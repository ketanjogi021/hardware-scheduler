==> flow/design.v <==
`timescale 1ns / 1ps
module sr_task_queue_block_head(in_tid, data_from_left_cell, parallel_data, clk, que_act, que_blk, remove, enqueue, dequeue, empty_flag, schden_flag, out_tid, info_out);
    input [3:0] in_tid;
    input [31:0] data_from_left_cell, parallel_data;
    input clk, que_act, que_blk, remove, enqueue, dequeue;
    output reg empty_flag, schden_flag;
    output reg [3:0] out_tid;
    output reg [31:0] info_out;
    reg [31:0] schden_info;
    reg [3:0] tid;
    always @(posedge clk)
    begin
        case({que_act,que_blk})
            2'b10: schden_flag <= 1'b1;
            2'b01: schden_flag <= 1'b0;
            default : schden_flag <= 1'b0;
        endcase
    end
    always @(posedge clk)
    begin
        case(remove)
            1'b0: empty_flag <= 1'b0;
            1'b1: empty_flag <= 1'b1;
            default : empty_flag <= 1'b0;
        endcase
    end
    always @(posedge clk)
    begin
        if(enqueue == 1'b1)
        begin
                if(in_tid < out_tid)
                begin
                    schden_info <= data_from_left_cell;
                    info_out <= schden_info;
                    tid <= in_tid;
                    out_tid <= in_tid;
                end
                else
                begin
                    schden_info <= parallel_data;
                    info_out <= schden_info;
                    tid <= in_tid;
                    out_tid <= in_tid;
                end
        end
        else
        begin
            schden_info = info_out;
            schden_info = schden_info -1;
            info_out <= schden_info;
        end
    end   
endmodule
Tool chain data of sr_task_queue_block_head
Tool output for the design above, in the order of the flow.
Lines are those of the file above, counted from 1.
Operators carry their Yosys type and port widths (W data, S select, Z words).
Library cell names are shortened.
{"block": "design", "top": "sr_task_queue_block_head", "clock": "clk", "cell_library": "sky130hd", "lib_corner": "tt_025C_1v80"}

After elaboration
Yosys after proc, flatten, opt, wreduce and memory -nomap, before mapping. Enables and synchronous resets that opt folds into registers are not counted as muxes. Memory bits, and registers merged into a memory's read port (data or address), are not among the register bits. Print and check cells are not counted. Equal cells are merged and count once.
{"block": "classes", "mux": 5, "n_eq": 1, "n_logic": 1, "compare": 1, "n_addsub": 1}
{"block": "op_table", "operator": "$mux W32", "count": 3}
{"block": "op_table", "operator": "$sub A32 B1 Y32 const B", "count": 1}
{"block": "op_table", "operator": "$lt A4 B4 Y1", "count": 1}
{"block": "op_table", "operator": "$eq A2 B2 Y1 const B", "count": 1}
{"block": "op_table", "operator": "$pmux W1 S2", "count": 1}
{"block": "op_table", "operator": "$not A1 Y1", "count": 1}
{"block": "op_table", "operator": "$mux W1", "count": 1}
{"block": "word_totals", "wordCells": 14, "regBits": 70, "in_bits": 74}

Logic depth
Yosys ltp: most cells in a row. Word level: on the elaborated netlist, between registers, memories and ports. Mapped: between sequential cells and ports; inverters and the memories' decode and read muxes count.
{"block": "logic_depth", "depth_word": 3, "abc_area": 0, "ltp_mapped": 9}

After synthesis
The flow's flattened synthesis, as Yosys stat reports it; memories are mapped. The netlist is that of the ABC_AREA named above (0 if unset); the other value can give another one.
The area totals of this step are shown rounded.
{"block": "types", "type": "dfxtp_1", "count": 66, "area_total_um2": 1.32E+03}
{"block": "types", "type": "nand2_1", "count": 58, "area_total_um2": 217.709}
{"block": "types", "type": "mux2i_1", "count": 18, "area_total_um2": 180.173}
{"block": "types", "type": "a31oi_1", "count": 25, "area_total_um2": 156.4}
{"block": "types", "type": "inv_1", "count": 36, "area_total_um2": 135.13}
{"block": "types", "type": "a21oi_1", "count": 26, "area_total_um2": 130.125}
{"block": "types", "type": "edfxtp_1", "count": 4, "area_total_um2": 120.115}
{"block": "types", "type": "nor2_1", "count": 23, "area_total_um2": 86.333}
{"block": "types", "type": "xnor2_1", "count": 9, "area_total_um2": 78.826}
{"block": "types", "type": "nor3_1", "count": 14, "area_total_um2": 70.067}
{"block": "types", "type": "nor4_4", "count": 3, "area_total_um2": 63.811}
{"block": "types", "type": "nor4_1", "count": 10, "area_total_um2": 62.56}
{"block": "types", "type": "xor2_1", "count": 7, "area_total_um2": 61.309}
{"block": "types", "type": "ha_1", "count": 4, "area_total_um2": 50.048}
{"block": "types", "type": "nor4_2", "count": 4, "area_total_um2": 50.048}
{"block": "types", "type": "clkbuf_1", "count": 13, "area_total_um2": 48.797}
{"block": "types", "type": "nand4_2", "count": 3, "area_total_um2": 37.536}
{"block": "types", "type": "nor2b_1", "count": 6, "area_total_um2": 37.536}
Not listed: further types 22, cells in them 49.
{"block": "mapped", "area_um2": 3280, "ff_cells": 70, "sequential_area_um2": 1440, "stdcells": 378, "buffers": 17}

Path before layout
Source: OpenSTA report_checks on the synthesized netlist (no wires, ideal clock, input and output delay 20% of the period each), path of least setup slack; recovery checks are left aside. Register names are those of the netlist, which keeps one name where synthesis merged equal registers.
{"block": "synth_path", "path_kind": "register to register", "startpoint": "register out_tid[2]", "endpoint": "register schden_info[1]", "t_arrival_ps": 1754, "setup_slack_ps": 158, "clock_period_ps": 2050, "delay_ps": 1892, "setup_ps": 138, "required_time_ps": 1912, "path_stages": 10, "period_less_setup_slack_ps": 1892}
"delay_ps" = arrival - input delay + setup time.
"path_stages": output pins that drive a net of the path, with the launching flip-flop's if there is one; two outputs of one cell count as two.
"period_less_setup_slack_ps" = period - worst setup slack (recovery checks aside). The figure is calculated, with input and output delays left at 20% of the set period.
Between the ends stands the longest chain of elaborated cells between them, by number of cells; it is not shown to be the way that was timed. Of several equally long chains one is given.
A line is the first line of the expression or statement that the cell stems from. Yosys adds cells for indexed reads and writes and turns some case tables into memories.
A register here has more assigning lines than the two given.
{"block": "synth_between", "cell_sequence": "edfxtp_1 inv_1 ha_1 o21a_1 nor2_1 a21o_1 clkbuf_1 buf_2 mux2i_1 mux2i_1", "elab_chain_cells": 3, "cone_cells": 3, "lines_between": 2}
{"block": "synth_rtl", "element": "from (decl)", "line": 7, "rtl": "output reg [3:0] out_tid;"}
{"block": "synth_rtl", "element": "from (assign)", "line": 36, "rtl": "out_tid <= in_tid;"}
{"block": "synth_rtl", "element": "from (assign)", "line": 43, "rtl": "out_tid <= in_tid;"}
{"block": "synth_rtl", "element": "$lt A4 B4 Y1", "line": 31, "rtl": "if(in_tid < out_tid)"}
{"block": "synth_rtl", "element": "$mux W32", "line": 31}
{"block": "synth_rtl", "element": "$mux W32", "line": 29, "rtl": "if(enqueue == 1'b1)"}
{"block": "synth_rtl", "element": "to (assign)", "line": 33, "rtl": "schden_info <= data_from_left_cell;"}
{"block": "synth_rtl", "element": "to (assign)", "line": 40, "rtl": "schden_info <= parallel_data;"}
{"block": "synth_rtl", "element": "to (decl)", "line": 9, "rtl": "reg [31:0] schden_info;"}

Worst path after layout
Path of least setup slack in the final report of flow run 1 (OpenROAD, finished layout, wires in). Where an end is a register, its clock arrival counts in the times.
The path's times are printed in steps of 10 ps; the period is the one set.
{"block": "layout_path", "path_kind": "input to register", "startpoint": "input in_tid[3]", "endpoint": "register schden_info[23]", "path_stages": 8, "setup_slack_ps": 70, "in_delay_ps": 530, "clock_period_ps": 2670, "t_arrival_ps": 2870, "required_time_ps": 2940, "setup_ps": 70}
Between the ends stands the longest chain of elaborated cells between them, by number of cells; it is not shown to be the way that was timed. Of several equally long chains one is given.
A register here has more assigning lines than the two given.
{"block": "layout_between", "cell_sequence": "clkdlybuf4s50_1 ha_1 o21a_1 nor2_1 a21oi_1 clkbuf_1 nand2_1 a31oi_1", "elab_chain_cells": 3, "cone_cells": 3, "lines_between": 2}
{"block": "layout_rtl", "element": "from (decl)", "line": 3, "rtl": "input [3:0] in_tid;"}
{"block": "layout_rtl", "element": "$lt A4 B4 Y1", "line": 31, "rtl": "if(in_tid < out_tid)"}
{"block": "layout_rtl", "element": "$mux W32", "line": 31}
{"block": "layout_rtl", "element": "$mux W32", "line": 29, "rtl": "if(enqueue == 1'b1)"}
{"block": "layout_rtl", "element": "to (assign)", "line": 33, "rtl": "schden_info <= data_from_left_cell;"}
{"block": "layout_rtl", "element": "to (assign)", "line": 40, "rtl": "schden_info <= parallel_data;"}
{"block": "layout_rtl", "element": "to (decl)", "line": 9, "rtl": "reg [31:0] schden_info;"}

Memo
Re: implementation data of sr_task_queue_block_head

Measured data: module sr_task_queue_block_head, platform sky130hd, 2 stored runs of the flow under differing settings, order arbitrary. Input and output delays are each 20% of the period that was set; the output load is 0.01 pF.
"achieved_period_ps": clock period set for the run, less the worst setup slack. It is reckoned from that one timing run; input and output delays stay at 20% of the period that was set.
"worst_path_allowed_less_slack_ps": the worst setup path's part of the clock period (all of it between registers, 20% less for each end at a port) less its slack. A launch clock that arrives late makes it longer, a capture clock that arrives late makes it shorter.
"power_uw" rests on the timing tool's default activity at the inputs, not on a simulated workload.
"worst_path_allowed_less_slack_ps" is given in steps of 10 ps.
The results are shown rounded.

{"run": "flow run 1", "settings": { "period_ns": 2.67, "CORE_UTILIZATION": 53, "PLACE_DENSITY_LB_ADDON": 0.07, "CELL_PAD_IN_SITES_GLOBAL_PLACEMENT": 0, "TNS_END_PERCENT": 30, "ABC_AREA": 0, "GPL_TIMING_DRIVEN": 0, "GPL_ROUTABILITY_DRIVEN": 0, "CTS_CLUSTER_DIAMETER": 207, "MAX_ROUTING_LAYER": "met5", "CAP_MARGIN": 20, "CORE_MARGIN": 2, "SLEW_MARGIN": 20 }, "results": { "post_synth_area_um2": 3280, "die_area_um2": 6830, "post_route_stdcell_area_um2": 4680, "finalUtil_pct": 78.6, "final_setup_ws_ps": 69, "setup_tns_ps": 0, "hold_ws_ps": 426, "power_uw": 3340, "achieved_period_ps": 2601, "worst_path_allowed_less_slack_ps": 2070, "critical_path_kind": "input to register" }}
{"run": "flow run 2", "settings": { "period_ns": 1.89, "SETUP_SLACK_MARGIN": 0.06, "CAP_MARGIN": 20, "CORE_MARGIN": 2, "CORE_UTILIZATION": 40, "SLEW_MARGIN": 20 }, "results": { "post_synth_area_um2": 3280, "die_area_um2": 8930, "post_route_stdcell_area_um2": 5320, "finalUtil_pct": 65.7, "final_setup_ws_ps": 101, "setup_tns_ps": 0, "hold_ws_ps": 259, "power_uw": 5060, "achieved_period_ps": 1789, "worst_path_allowed_less_slack_ps": 1790, "critical_path_kind": "register to register" }}
